==> flow/design.v <==
`timescale 1ns / 1ps
module counterRandom(  
    input clk,
    input [2:0] fState,
    input pushButton1,
    output reg [11:0] counter_321,
    output reg [12:0] randomTime
    );
    reg [12:0] counter = 13'd2000;
    always @(posedge clk) begin
        if (fState == 3'b000) begin  
            counter_321 <= 12'b1011_1011_1000;
        end
        else if (fState == 3'b001 & counter_321 > 12'b0) begin  
            counter_321 <= counter_321 - 1'b1;
        end 
    end
    always @(posedge clk) begin
        counter <= counter + 1;  
        if (counter == 13'd5000) begin  
            counter <= 13'd2000;
        end
        if (pushButton1 == 1) begin  
            randomTime <= counter;
        end
        if (fState == 3'b001 & counter_321 < 12'b11 & randomTime > 13'b0) begin  
            randomTime <= randomTime - 1'b1;
        end
    end
endmodule
From RTL to reports: counterRandom
Tool output for the design above, in the order of the flow.
Lines are those of the file above, counted from 1.
Cell names lack the library's common part.
The mark -- stands for no value.

inputs
  top = counterRandom
  clock = clk
  standard-cell library = sky130hd
  timing corner = tt_025C_1v80

After elaboration
Yosys after proc, flatten, opt, wreduce and memory -nomap, before mapping. Memory bits, and registers merged into a memory's read port (data or address), are not among the register bits. Print and check cells are not counted. Equal cells are merged and count once.

cells by class
  $lt $le $gt $ge = 3
  mux-type cells = 2
  reduce/logical cells = 2
  bitwise operators = 3
  $add $sub $neg = 3
  equal/unequal tests = 2

operators by type and width
  cell                                                  number
  2-to-1 mux 13 bit                                     2
  adder 13 x 1 -> 13 bit with constant B                1
  subtractor 13 x 1 -> 13 bit with constant B           1
  > comparator 13 x 1 -> 1 bit with constant B          1
  == test 13 bit with constant B                        1
  subtractor 12 x 1 -> 12 bit with constant B           1
  > comparator 12 x 1 -> 1 bit with constant B          1
  less-than comparator 12 x 2 -> 1 bit with constant B  1
  bitwise AND 1 bit                                     3
  == test 3 x 1 -> 1 bit with constant B                1
  zero test 3 bit                                       1
  nonzero test 2 bit                                    1

storage and ports
  flip-flop bits (word level) = 38
  word-level cells = 18
  input port bits = 5

Logic depth
Depth = most cells in a row (Yosys ltp): at word level without a register or memory, in the mapped netlist without a sequential cell, where the memories' decode and read muxes count.

logic depth
  depth after elaboration = 4
  ABC_AREA = 0
  mapped depth = 6
  depth with buffers taken out = 6

Netlist
The flow's flattened synthesis, as Yosys stat reports it; memories are mapped. The netlist is that of the ABC_AREA named above (0 if unset); the other value can give another one.

cell types
  type      number  area in all (um2)
  dfxtp_1   25      500.48
  edfxtp_1  13      390.374
  xnor2_1   13      113.859
  mux2_4    7       105.101
  ha_1      7       87.584
  xor2_1    9       78.826
  nor2_1    16      60.058
  nand2_1   14      52.55
  mux2i_1   5       50.048
  mux2_2    4       45.043
  and3_1    6       37.536
  nor4_1    6       37.536
  nand3_1   6       30.029
  nor3_1    6       30.029
  a311oi_4  1       26.275
  nor4b_1   3       26.275
  a31oi_1   4       25.024
  o21ai_0   5       25.024

Other cell types: 21; their cells: 41.

mapped netlist
  buffers = 1
  mapped area = 2,018.2 um2
  cell count = 191
  area of sequential cells = 890.9 um2
  mapped flip-flops = 38

Worst setup path after synthesis
OpenSTA on the mapped netlist: ideal clock, no wires. The path of least setup slack (recovery checks aside). Input and output delay are each 20% of the period. Register names are those of the netlist, which keeps one name where synthesis merged equal registers.

path post-synthesis
  kind = input to register
  from = in fState[1]
  to = reg randomTime[0]
  setup slack = 0.110 ns
  data arrival time = 2.205 ns
  required time = 2.316 ns
  path buffers = 1
  clock period = 2.64 ns
  launch time at the first pin = 0.528 ns
  stages on the path = 5
  delay of the path = 2.001 ns
  setup time = 0.324 ns
  synthesis period reached = 2.53 ns

"delay of the path" = arrival - input delay + setup time.
"stages on the path": output pins that drive a net of the path, with the launching flip-flop's if there is one; two outputs of one cell count as two.
"synthesis period reached" = period - worst setup slack (recovery checks aside). The figure is calculated, with input and output delays left at 20% of the set period.
The rows between start and end are the longest chain of elaborated cells between them; the timing report does not say that the signal goes this way. Where chains are equally long, one stands for them.
Each line given opens the expression or statement behind the cell; cells for indexed reads and writes are added by Yosys, which also makes memories of some case tables.
Only ways into the end's enable, where the timed path ends, are counted here.

on the way, post-synthesis
  path through = or3b_4 or4b_4 a311oi_4 buf_6 or2_2
  cells in the longest elaborated chain = 4
  elaborated cells on any way between the ends = 4
  classes of those cells = 1 x eq/ne; 2 x logic; 1 x reduce/logical

RTL lines, path post-synthesis
  what                    line  text
  start, declared         4     input [2:0] fState,
  == test 3 x 1 -> 1 bit  26    if (fState == 3'b001 & counter_321 < 12'b11 & randomTime > 13'b0) begin
  bitwise AND 1 bit x2    26
  nonzero test 2 bit      --
  end, assigned           24    randomTime <= counter;
  end, assigned           27    randomTime <= randomTime - 1'b1;
  end, declared           7     output reg [12:0] randomTime

Path in the finished layout
From the final timing report of run 2: the path of least setup slack in the routed layout; clock arrival at registers is part of the times.

path after layout
  kind = input to register
  from = in fState[0]
  to = reg randomTime[12]
  launch time at the first pin = 0.59 ns
  setup time = 0.24 ns
  clock period = 2.94 ns
  required time = 2.99 ns
  setup slack = 0.26 ns
  data arrival time = 2.73 ns
  path buffers = 2
  stages on the path = 6

The rows between start and end are the longest chain of elaborated cells between them; the timing report does not say that the signal goes this way. Where chains are equally long, one stands for them.
The path ends at the data pin of a flip-flop with enable; ways to the enable are not counted.

on the way, after layout
  path through = clkdlybuf4s50_1 or3b_4 or4b_4 a311oi_4 buf_12 mux2_2
  cells in the longest elaborated chain = 4
  elaborated cells on any way between the ends = 4
  classes of those cells = 1 x eq/ne; 1 x mux; 2 x logic

RTL lines, path after layout
  what                    line  text
  start, declared         4     input [2:0] fState,
  == test 3 x 1 -> 1 bit  26    if (fState == 3'b001 & counter_321 < 12'b11 & randomTime > 13'b0) begin
  bitwise AND 1 bit x2    26
  2-to-1 mux 13 bit       26
  end, assigned           24    randomTime <= counter;
  end, assigned           27    randomTime <= randomTime - 1'b1;
  end, declared           7     output reg [12:0] randomTime

Subject: flow runs of counterRandom

Hi,

Measured data: module counterRandom, platform sky130hd, 2 stored runs of the flow under differing settings, order arbitrary. Input and output delays are each 20% of the period that was set; the output load is 0.01 pF.
"period reached" = clock period - worst setup slack. The figure is calculated, with input and output delays left at 20% of the set period.
"critical path time": the worst setup path's part of the clock period (all of it between registers, 20% less for each end at a port) less its slack. A launch clock that arrives late makes it longer, a capture clock that arrives late makes it shorter.
"total power of the final layout": no workload was simulated; the value follows from the tool's default switching activity.
Among the settings, - means not set for that run.
Among the results, - means that no value is shown for the run.

item                                       run 1  run 2
period_ns                                  1.61   2.94
CORE_UTILIZATION                           44     36
SETUP_SLACK_MARGIN                         0.14   -
PLACE_DENSITY                              0.81   -
CORE_MARGIN                                9      2
CELL_PAD_IN_SITES_GLOBAL_PLACEMENT         1      1
CELL_PAD_IN_SITES_DETAIL_PLACEMENT         1      -
GPL_ROUTABILITY_DRIVEN                     1      1
CTS_CLUSTER_DIAMETER                       145    -
SLEW_MARGIN                                5      20
MIN_ROUTING_LAYER                          met2   met1
CAP_MARGIN                                 20     0
PLACE_DENSITY_LB_ADDON                     -      0.23
TNS_END_PERCENT                            -      60
GPL_TIMING_DRIVEN                          -      1
CTS_CLUSTER_SIZE                           -      17
final worst hold slack (ns)                -      0.467
synthesized cell area (um2)                -      2,018.2
total power of the final layout (W)        -      0.001292
period reached (ns)                        -      2.679
critical path time (ns)                    -      2.09
worst path kind                            -      input to register
setup slack of the worst path (ns)         -      0.261
die size (um2)                             -      6,221.3
total negative slack on setup checks (ns)  -      0.000
post-route utilization                     -      0.484

Run 1: not finished: routing ended with error DPL-0033

Regards
